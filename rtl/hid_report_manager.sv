==> flow/design.v <==
module hid_report_manager (
    input  logic        clk,
    input  logic        rst_n,
    input  logic [7:0]  mouse_x,
    input  logic [7:0]  mouse_y,
    input  logic [2:0]  buttons,
    input  logic        report_req,  
    output logic [7:0]  tx_data,
    output logic        tx_valid,
    input  logic        tx_ready,    
    input  logic        usb_configured
);
    typedef enum logic [2:0] {
        IDLE,
        SEND_BTN,
        SEND_X,
        SEND_Y,
        SEND_WHEEL,
        DONE
    } state_t;
    state_t state;
    logic [7:0] saved_x, saved_y, saved_wheel;
    logic [2:0] saved_btns;
    always_ff @(posedge clk or negedge rst_n) begin
        if (!rst_n) begin
            state <= IDLE;
            tx_valid <= 1'b0;
            tx_data <= 8'd0;
            saved_x <= 8'd0;
            saved_y <= 8'd0;
            saved_btns <= 3'd0;
        end else begin
            case (state)
                IDLE: begin
                    if (report_req && usb_configured) begin
                        saved_x <= mouse_x;
                        saved_y <= mouse_y;
                        saved_btns <= buttons;
                        state <= SEND_BTN;
                        tx_data <= {5'd0, buttons};
                        tx_valid <= 1'b1;
                    end else begin
                        tx_valid <= 1'b0;
                    end
                end
                SEND_BTN: begin
                    if (tx_ready) begin
                        tx_data <= saved_x;
                        tx_valid <= 1'b1;
                        state <= SEND_X;
                    end
                end
                SEND_X: begin
                    if (tx_ready) begin
                        tx_data <= saved_y;
                        tx_valid <= 1'b1;
                        state <= SEND_Y;
                    end
                end
                SEND_Y: begin
                    if (tx_ready) begin
                        tx_data <= 8'd0;  
                        tx_valid <= 1'b1;
                        state <= SEND_WHEEL;
                    end
                end
                SEND_WHEEL: begin
                    if (tx_ready) begin
                        tx_valid <= 1'b0;
                        state <= IDLE;
                    end
                end
                default: state <= IDLE;
            endcase
        end
    end
endmodule
## Tool chain data of hid_report_manager

Tool output for the design above, in the order of the flow.
Lines are those of the file above, counted from 1.
Operators: Yosys type, input widths -> output width; for muxes data width and select width s.
Library cell names are shortened.
A cell with -- has no value.

| set-up | value |
|---|---|
| top | hid_report_manager |
| clock | clk |
| cell library | sky130hd |
| library corner | tt_025C_1v80 |

## Word level

Source: Yosys, flattened and elaborated, memories not mapped. Widths are those after wreduce. Registers that Yosys merges into a memory's read port (data or address) are not register bits. Print and check cells do not count. Equal cells are merged and count once.

| storage and ports | value |
|---|---|
| register bits after elaboration | 28 |

| cells by class | value |
|---|---|
| equality and inequality tests | 10 |
| muxes and demuxes | 15 |
| reductions and logical operators | 9 |

Operators by type and width:

| operator | count |
|---|---|
| $pmux 8 s4 | 1 |
| $mux 8 | 4 |
| $pmux 3 s5 | 1 |
| $mux 3 | 5 |
| $ne 2x2->1 const B | 5 |
| $reduce_and 5->1 | 2 |
| $eq 3x2->1 const B | 2 |
| $reduce_bool 5->1 | 1 |
| $reduce_bool 4->1 | 1 |
| $eq 3x1->1 const B | 1 |
| $eq 3x3->1 const B | 1 |
| $logic_not 3->1 | 1 |
| $reduce_and 3->1 | 1 |
| $reduce_or 3->1 | 1 |
| $pmux 1 s3 | 1 |
| $mux 1 | 3 |
| $ne 2x1->1 const B | 1 |
| $reduce_and 2->1 | 1 |
| $logic_and 1x1->1 | 1 |

## Depth

Yosys ltp: most cells in a row. Word level: on the elaborated netlist, between registers, memories and ports. Mapped: between sequential cells and ports; inverters and the memories' decode and read muxes count.

| logic depth | value |
|---|---|
| depth after elaboration | 4 |
| ABC_AREA | 0 |
| mapped depth | 4 |
| mapped depth without buffers | 3 |

## Netlist

Source: synth_stat.txt of the flow (Yosys; design flattened, memories mapped). It holds for the ABC_AREA given above (unset counts as 0); a run with the other value may have another netlist.
The area totals of this step are shown rounded.

Cell types:

| type | count | total area (um^2) |
|---|---|---|
| dfrtp_1 | 29 | 725.696 |
| mux2_2 | 18 | 202.694 |
| mux2_4 | 5 | 75.072 |
| a22o_2 | 5 | 50.048 |
| a222oi_1 | 3 | 30.029 |
| mux2i_1 | 3 | 30.029 |
| clkbuf_8 | 2 | 27.526 |
| dfstp_2 | 1 | 26.275 |
| o211ai_4 | 1 | 21.27 |
| inv_1 | 5 | 18.768 |
| nor3_4 | 1 | 16.266 |
| nor2b_1 | 2 | 12.512 |
| or4_4 | 1 | 11.261 |
| a21bo_2 | 1 | 10.01 |
| a41oi_1 | 1 | 8.758 |
| o221ai_1 | 1 | 8.758 |
| o41ai_1 | 1 | 8.758 |
| a21o_1 | 1 | 7.507 |

Other cell types: 5; their cells: 6.

| synthesis totals | value |
|---|---|
| cell area after synthesis | 1320 um^2 |
| mapped cells | 87 |
| buffer cells | 4 |
| mapped flip-flops | 30 |

## Path before layout

OpenSTA on the mapped netlist: ideal clock, no wires. The path of least setup slack (recovery checks aside). Input and output delay are each 20% of the period. Register names are those of the netlist, which keeps one name where synthesis merged equal registers.

| timing path post-synthesis | value |
|---|---|
| path kind | register to register |
| start | reg (name not given) |
| end | reg tx_data[3] |
| delay of the path | 1.597 ns |
| data required time | 1.385 ns |
| driving pins on the path | 4 |
| setup time | 0.125 ns |
| clock period | 1.51 ns |
| setup slack | -0.087 ns |
| arrival | 1.472 ns |
| launch time at the first pin | 0.000 ns |
| synthesis period reached | 1.597 ns |

"delay of the path" = arrival - input delay + setup time.
"driving pins on the path": output pins that drive a net of the path, with the launching flip-flop's if there is one; two outputs of one cell count as two.
"synthesis period reached" = period - worst setup slack (recovery checks aside). The figure is calculated, with input and output delays left at 20% of the set period.
A register here has more assigning lines than the two given.

| on the way, post-synthesis | value |
|---|---|
| path through | dfrtp_1 -> or4_4 -> o211ai_4 -> mux2_4 |

Ends and longest elaborated chain, post-synthesis:

| item | line | RTL |
|---|---|---|
| end, assigned | 40 | `tx_data <= {5'd0, buttons};` |
| end, assigned | 48 | `tx_data <= saved_x;` |
| end, declared | 8 | `output logic [7:0]  tx_data,` |

No chain of elaborated cells between the ends is given.

## Timing after layout

Path of least setup slack in the final report of flow run 1 (OpenROAD, finished layout, wires in). Where an end is a register, its clock arrival counts in the times.

| timing path after layout | value |
|---|---|
| path kind | input to register |
| start | in report_req |
| end | reg saved_x[1] |
| data required time | 2.43 ns |
| setup slack | 0.47 ns |
| launch time at the first pin | 0.45 ns |
| external input delay | 0.45 ns |
| setup time | 0.11 ns |
| driving pins on the path | 4 |
| clock period | 2.27 ns |
| arrival | 1.96 ns |

The rows between start and end are the longest chain of elaborated cells between them; the timing report does not say that the signal goes this way. Where chains are equally long, one stands for them.
Each line given opens the expression or statement behind the cell; cells for indexed reads and writes are added by Yosys, which also makes memories of some case tables.

| on the way, after layout | value |
|---|---|
| path through | clkdlybuf4s50_1 -> nand3_1 -> buf_2 -> mux2_2 |
| length of the longest elaborated chain | 2 |
| elaborated cells between the ends (all ways) | 2 |
| source lines of those cells | 1 |

Ends and longest elaborated chain, after layout:

| item | line | RTL |
|---|---|---|
| start, declared | 7 | `input  logic        report_req,` |
| $logic_and 1x1->1 | 35 | `if (report_req && usb_configured) begin` |
| $reduce_and 2->1 | -- |  |
| end, assigned | 29 | `saved_x <= 8'd0;` |
| end, assigned | 36 | `saved_x <= mouse_x;` |
| end, declared | 22 | `logic [7:0] saved_x, saved_y, saved_wheel;` |

Top module hid_report_manager; platform sky130hd; tools Yosys and OpenROAD; 2 stored runs in no particular order. Input and output delays are each 20% of the period that was set; the output load is 0.01 pF.
"period achieved" = clock period - worst setup slack. The figure is calculated, with input and output delays left at 20% of the set period.
"time used up by the worst setup path": the worst setup path's part of the clock period (all of it between registers, 20% less for each end at a port) less its slack. A launch clock that arrives late makes it longer, a capture clock that arrives late makes it shorter.
The results are shown rounded.
Among the settings, . means not set for that run.

| run name | period_ns | CORE_UTILIZATION | SETUP_SLACK_MARGIN | PLACE_DENSITY | CORE_ASPECT_RATIO | CORE_MARGIN | ABC_AREA | GPL_TIMING_DRIVEN | MAX_ROUTING_LAYER | CAP_MARGIN | SLEW_MARGIN | PLACE_DENSITY_LB_ADDON | CELL_PAD_IN_SITES_DETAIL_PLACEMENT | TNS_END_PERCENT | MIN_ROUTING_LAYER | synthesized cell area (um^2) | die size (um^2) | standard-cell area after layout (um^2) | worst setup slack after layout (ns) | total negative slack on setup checks (ns) | period achieved (ns) | time used up by the worst setup path (ns) | type of the worst setup path |
|---|---|---|---|---|---|---|---|---|---|---|---|---|---|---|---|---|---|---|---|---|---|---|---|
| flow run 1 | 2.27 | 48 | 0.08 | 0.83 | 1.62 | 8 | 0 | 0 | met4 | 20 | 20 | . | . | . | . | 1320 | 4740 | 1740 | 0.472 | 0.000 | 1.798 | 1.34 | input to register |
| flow run 2 | 1.23 | 15 | -0.08 | . | 1.29 | 2 | . | 0 | . | 5 | 20 | 0.16 | 1 | 20 | met2 | 1320 | 9580 | 1920 | -0.377 | -6.22 | 1.607 | 1.61 | register to register |
